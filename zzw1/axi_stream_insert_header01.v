==> flow/design.v <==
module axi_stream_insert_header01 #(
parameter DATA_WD = 32,
parameter DATA_BYTE_WD = DATA_WD / 8,
parameter BYTE_CNT_WD = $clog2(DATA_BYTE_WD)
) (
input clk,
input rst_n,
input valid_in,
input [DATA_WD-1 : 0] data_in,
input [DATA_BYTE_WD-1 : 0] keep_in,
input last_in,
output ready_in,
output valid_out,
output [DATA_WD-1 : 0] data_out,
output [DATA_BYTE_WD-1 : 0] keep_out,
output last_out,
input ready_out,
input valid_insert,
input [DATA_WD-1 : 0] data_insert,
input [DATA_BYTE_WD-1 : 0] keep_insert,
input [BYTE_CNT_WD : 0] byte_insert_cnt,
output ready_insert
);
reg [DATA_WD-1 : 0]         data_in_r;
reg [DATA_BYTE_WD-1 : 0]    keep_in_r;
reg                         last_in_r;
reg                         valid_in_r;
reg [DATA_WD-1 : 0]         data_insert_r;
reg [DATA_BYTE_WD-1 : 0]    keep_insert_r;
reg                         valid_insert_r;
reg                         last_out_r;
reg [DATA_BYTE_WD-1 : 0]    keep_o;
reg [DATA_WD+DATA_WD-1 : 0] data_o;
reg                         valid_out_r;
reg                         insert_flag;                       
wire                        data_in_flag;
wire                        data_insert_flag;
assign data_in_flag=valid_in&&ready_in?1:0;
assign data_insert_flag=valid_insert&&ready_insert?1:0;
assign transfer_flag=data_insert_flag&&data_in_flag?1:0;
assign ready_in = ready_out || (~valid_in&&valid_in_r);
assign ready_insert = ready_out || (~valid_insert&&valid_insert_r);
always@(posedge clk or negedge rst_n)
if(!rst_n)begin
    data_in_r<=0;
    keep_in_r<=0;
    last_in_r<=0;
    end
else if(data_in_flag)begin
    data_in_r<=data_in;
    keep_in_r<=keep_in;
    last_in_r<=last_in;
    end
else begin
    data_in_r<=data_in;
    keep_in_r<='b0;
    last_in_r<='b0;
    end
always@(posedge clk or negedge rst_n)
if(!rst_n)begin
    data_insert_r<=0;
    keep_insert_r<=0;
    end
else if(data_insert_flag)begin
    data_insert_r<=data_insert;
    keep_insert_r<=keep_insert;
    end
else begin
    data_insert_r<=data_insert_r;
    keep_insert_r<=keep_insert_r;
    end
always@(posedge clk or negedge rst_n)
if(!rst_n)
    last_out_r<=1'b0;
else last_out_r<=last_in_r;
always@(posedge clk or negedge rst_n)
if(!rst_n) begin
    valid_in_r<=1'b0;
    valid_insert_r<=1'b0;
    end
else begin 
    valid_in_r<=valid_in;
    valid_insert_r<=valid_insert;
    end
always@(posedge clk or negedge rst_n)
if(!rst_n)begin
    data_o<='b0;
    end
else if(data_in_flag&&data_insert_flag&&~insert_flag)begin
    case(keep_insert)
    4'b1111:begin data_o<={data_insert,data_in}<<(DATA_WD-32);insert_flag=1'b1;end
    4'b0111:begin data_o<={data_insert,data_in}<<(DATA_WD-24);insert_flag=1'b1;end
    4'b0011:begin data_o<={data_insert,data_in}<<(DATA_WD-16);insert_flag=1'b1;end
    4'b0001:begin data_o<={data_insert,data_in}<<(DATA_WD-8);insert_flag=1'b1;end
    default:begin data_o<=data_o;insert_flag=1'b1;end
    endcase
    end
else if(data_in_flag&&insert_flag)begin
    case(keep_insert_r)
    4'b1111: data_o<={data_in_r,data_in}<<(DATA_WD-32);
    4'b0111: data_o<={data_in_r,data_in}<<(DATA_WD-24);
    4'b0011: data_o<={data_in_r,data_in}<<(DATA_WD-16);
    4'b0001: data_o<={data_in_r,data_in}<<(DATA_WD-8);
    default: data_o<=data_o;
    endcase
    end 
else if(last_in_r)
    data_o<=data_o<<DATA_WD;
else data_o<=data_o;
always@(posedge clk or negedge rst_n)
if(!rst_n)
    insert_flag<='b0;
else if(last_in)
    insert_flag<='b0;
else insert_flag<=insert_flag;
always@(posedge clk or negedge rst_n)
begin
    if(!rst_n)
    keep_o<=4'b0;
    else if(!last_in_r)
    keep_o <= 4'b1111;
    else if(last_in_r) 
    keep_o <= keep_in<<(DATA_BYTE_WD-byte_insert_cnt);
else;
end
assign valid_out = ready_out? valid_in:valid_in_r;
assign data_out=data_o[DATA_WD+DATA_WD-1:DATA_WD];
assign keep_out=keep_o;
assign last_out=last_out_r;
endmodule
== Step by step through the tools: axi_stream_insert_header01 ==
What the tools print for axi_stream_insert_header01, step after step.
Lines are those of the file above, counted from 1.
Cell names lack the library's common part.
Not given: n/a

* Top: axi_stream_insert_header01
* Clock port: clk
* Library: sky130hd
* Library corner: tt_025C_1v80

== Word-level counts ==
Source: Yosys, flattened and elaborated, memories not mapped. Widths are those after wreduce. Registers that Yosys merges into a memory's read port (data or address) are not register bits. Print and check cells do not count. Equal cells are merged and count once.

* Add/sub/neg operators: 1
* Equality and inequality tests: 5
* Shift operators: 1
* Multiplexer cells: 8
* Bitwise gates (word level): 2
* Reduce/logical cells: 9

{| class="wikitable"
|+ Operators with widths
! cell !! count
|-
| case mux 64 bit (select 4 bit) || 1
|-
| two-way mux 64 bit || 2
|-
| << shifter 4 x 32 -> 4 bit || 1
|-
| logical AND 1 bit || 5
|-
| != test 5 x 1 -> 1 bit with constant B || 1
|-
| subtractor 3 x 3 -> 4 bit with constant A || 1
|-
| equality test 4 x 1 -> 1 bit with constant B || 1
|-
| equality test 4 x 2 -> 1 bit with constant B || 1
|-
| equality test 4 x 3 -> 1 bit with constant B || 1
|-
| equality test 4 bit with constant B || 1
|-
| two-way mux 4 bit || 1
|-
| two-way mux 1 bit || 4
|-
| nonzero test 3 bit || 1
|-
| logical OR 1 bit || 2
|-
| inverter 1 bit || 2
|-
| AND reduction 2 bit || 1
|}

* Register bits after elaboration: 72
* Input bits: 81
* Output and inout bits: 40
* Word-level cells: 32

== Logic depth ==
Longest topological path by Yosys (ltp), each cell counted once; first at word level (registers and memories cut), then after technology mapping (sequential cells cut; the memories' decode and read muxes count).

* Depth after elaboration: 8
* ABC_AREA: 0
* Depth in mapped cells: 7

== Mapped cells and area ==
Source: synth_stat.txt of the flow (Yosys; design flattened, memories mapped). It holds for the ABC_AREA given above (unset counts as 0); a run with the other value may have another netlist.
The area totals of this step are shown rounded.

* Standard cells after synthesis: 539
* Cell area after synthesis: 5700 um2
* Area of sequential cells: 2700 um2
* Flip-flop cells: 108
* Buffer cells: 76

{| class="wikitable"
|+ Cell types
! cell type !! count !! total area (um2)
|-
| dfrtp_1 || 108 || 2.7E+03
|-
| mux2i_1 || 42 || 420.403
|-
| a211oi_2 || 28 || 350.336
|-
| o21ai_1 || 56 || 280.269
|-
| o2bb2ai_1 || 31 || 271.51
|-
| nand2_1 || 66 || 247.738
|-
| buf_4 || 32 || 240.23
|-
| o21ai_0 || 45 || 225.216
|-
| a221oi_2 || 8 || 120.115
|-
| buf_2 || 18 || 90.086
|-
| clkbuf_1 || 19 || 71.318
|-
| a22o_1 || 8 || 70.067
|-
| a22oi_1 || 9 || 67.565
|-
| buf_6 || 5 || 56.304
|-
| mux2_2 || 5 || 56.304
|-
| a21oi_1 || 8 || 40.038
|-
| nand3_1 || 8 || 40.038
|-
| nor2_1 || 10 || 37.536
|}

Other cell types: 25; their cells: 33.

== Timing after synthesis ==
Path of least setup slack by OpenSTA after synthesis, without wires, with an ideal clock, recovery checks aside; 20% of the period is set as input and as output delay. Where synthesis merged equal registers, the netlist keeps one of their names.

* Kind: input -> output
* Start: in ready_out
* End: out valid_out
* Clock period: 2100 ps
* External output delay: 420 ps
* Arrival time: 1395 ps
* Required time: 1680 ps
* Slack: 285 ps
* Delay of the path: 975 ps
* Stages on the path: 4
* Buffers on the path: 2
* Synthesis period reached: 1815 ps

"delay of the path" is the arrival time less input delay plus setup time.
A path that ends at an output port has no setup time.
"stages on the path" counts driving pins, that of a launching flip-flop among them; a cell with two outputs on the path counts twice.
"synthesis period reached" = period - worst setup slack (recovery checks aside). The figure is calculated, with input and output delays left at 20% of the set period.
Between the ends stands the longest chain of elaborated cells between them, by number of cells; it is not shown to be the way that was timed. Of several equally long chains one is given.
A line is the first line of the expression or statement that the cell stems from. Yosys adds cells for indexed reads and writes and turns some case tables into memories.

* Cell sequence: buf_2 nand2_2 buf_1 o21ai_0
* Length of the longest elaborated chain: 1
* Elaborated cells between the ends (all ways): 1

{| class="wikitable"
|+ Ends and longest elaborated chain, after synthesis
! element !! RTL line !! source
|-
| start: declaration || 17 || <nowiki>input ready_out,</nowiki>
|-
| two-way mux 1 bit || 126 || <nowiki>assign valid_out = ready_out? valid_in:valid_in_r;</nowiki>
|-
| end: declaration || 13 || <nowiki>output valid_out,</nowiki>
|}

== Path in the finished layout ==
From the final timing report of flow run 1: the path of least setup slack in the routed layout; clock arrival at registers is part of the times.
The path's times are printed in steps of 10 ps; the period is the one set.

* Kind: register -> register
* Start: reg (no name shown)
* End: reg data_o[34]
* Clock period: 1320 ps
* Setup time: 130 ps
* Arrival time: 2040 ps
* Required time: 1560 ps
* Slack: -480 ps
* Stages on the path: 8
* Buffers on the path: 3

At most two assigning lines are given for a register; there are more.

* Cell sequence: dfrtp_2 buf_6 and2b_2 o41a_4 buf_6 buf_12 nand2_1 o21ai_2

{| class="wikitable"
|+ Ends and longest elaborated chain, post-layout
! element !! RTL line !! source
|-
| end: assignment || 100 || <nowiki>4'b1111: data_o<={data_in_r,data_in}<<(DATA_WD-32);</nowiki>
|-
| end: assignment || 101 || <nowiki>4'b0111: data_o<={data_in_r,data_in}<<(DATA_WD-24);</nowiki>
|-
| end: declaration || 33 || <nowiki>reg [DATA_WD+DATA_WD-1 : 0] data_o;</nowiki>
|}

Chain of elaborated cells between the ends: none given.

Flow measurements of axi_stream_insert_header01 on sky130hd: 2 stored runs with different settings, listed in no order. Input and output delays are each 20% of the period that was set; the output load is 0.01 pF.
"achieved period" = clock period - worst setup slack. The figure is calculated, with input and output delays left at 20% of the set period.
"total power of the final layout": no workload was simulated; the value follows from the tool's default switching activity.
Values from the reports are rounded here.

=== Flow run 1 ===
{| class="wikitable"
! Setting !! Value
|-
| period_ns || 1.32
|-
| CORE_UTILIZATION || 24
|-
| PLACE_DENSITY || 0.46
|-
| CELL_PAD_IN_SITES_GLOBAL_PLACEMENT || 2
|-
| CELL_PAD_IN_SITES_DETAIL_PLACEMENT || 2
|-
| GPL_ROUTABILITY_DRIVEN || 1
|-
| CTS_CLUSTER_DIAMETER || 352
|-
| CAP_MARGIN || 40
|-
| MIN_ROUTING_LAYER || met2
|-
| CORE_MARGIN || 2
|-
| SLEW_MARGIN || 20
|-
! Result !! Value
|-
| Total power of the final layout || 11000 µW
|-
| Summed negative setup slack || -26000 ps
|-
| Post-synthesis cell area || 5700 um2
|-
| Standard-cell area of the final layout || 8800 um2
|-
| Achieved period || 1800 ps
|-
| Worst setup slack after layout || -480 ps
|-
| Total die area || 25000 um2
|}

=== Flow run 2 ===
{| class="wikitable"
! Setting !! Value
|-
| period_ns || 3.35
|-
| CORE_UTILIZATION || 47
|-
| SETUP_SLACK_MARGIN || 0.5
|-
| PLACE_DENSITY_LB_ADDON || 0.2
|-
| HOLD_SLACK_MARGIN || 0.18
|-
| CORE_ASPECT_RATIO || 0.52
|-
| CELL_PAD_IN_SITES_GLOBAL_PLACEMENT || 3
|-
| ABC_AREA || 1
|-
| GPL_TIMING_DRIVEN || 1
|-
| GPL_ROUTABILITY_DRIVEN || 0
|-
| SLEW_MARGIN || 5
|-
| MIN_ROUTING_LAYER || met1
|-
| CAP_MARGIN || 20
|-
| CORE_MARGIN || 2
|}
No results, placement failed with FLW-0024.
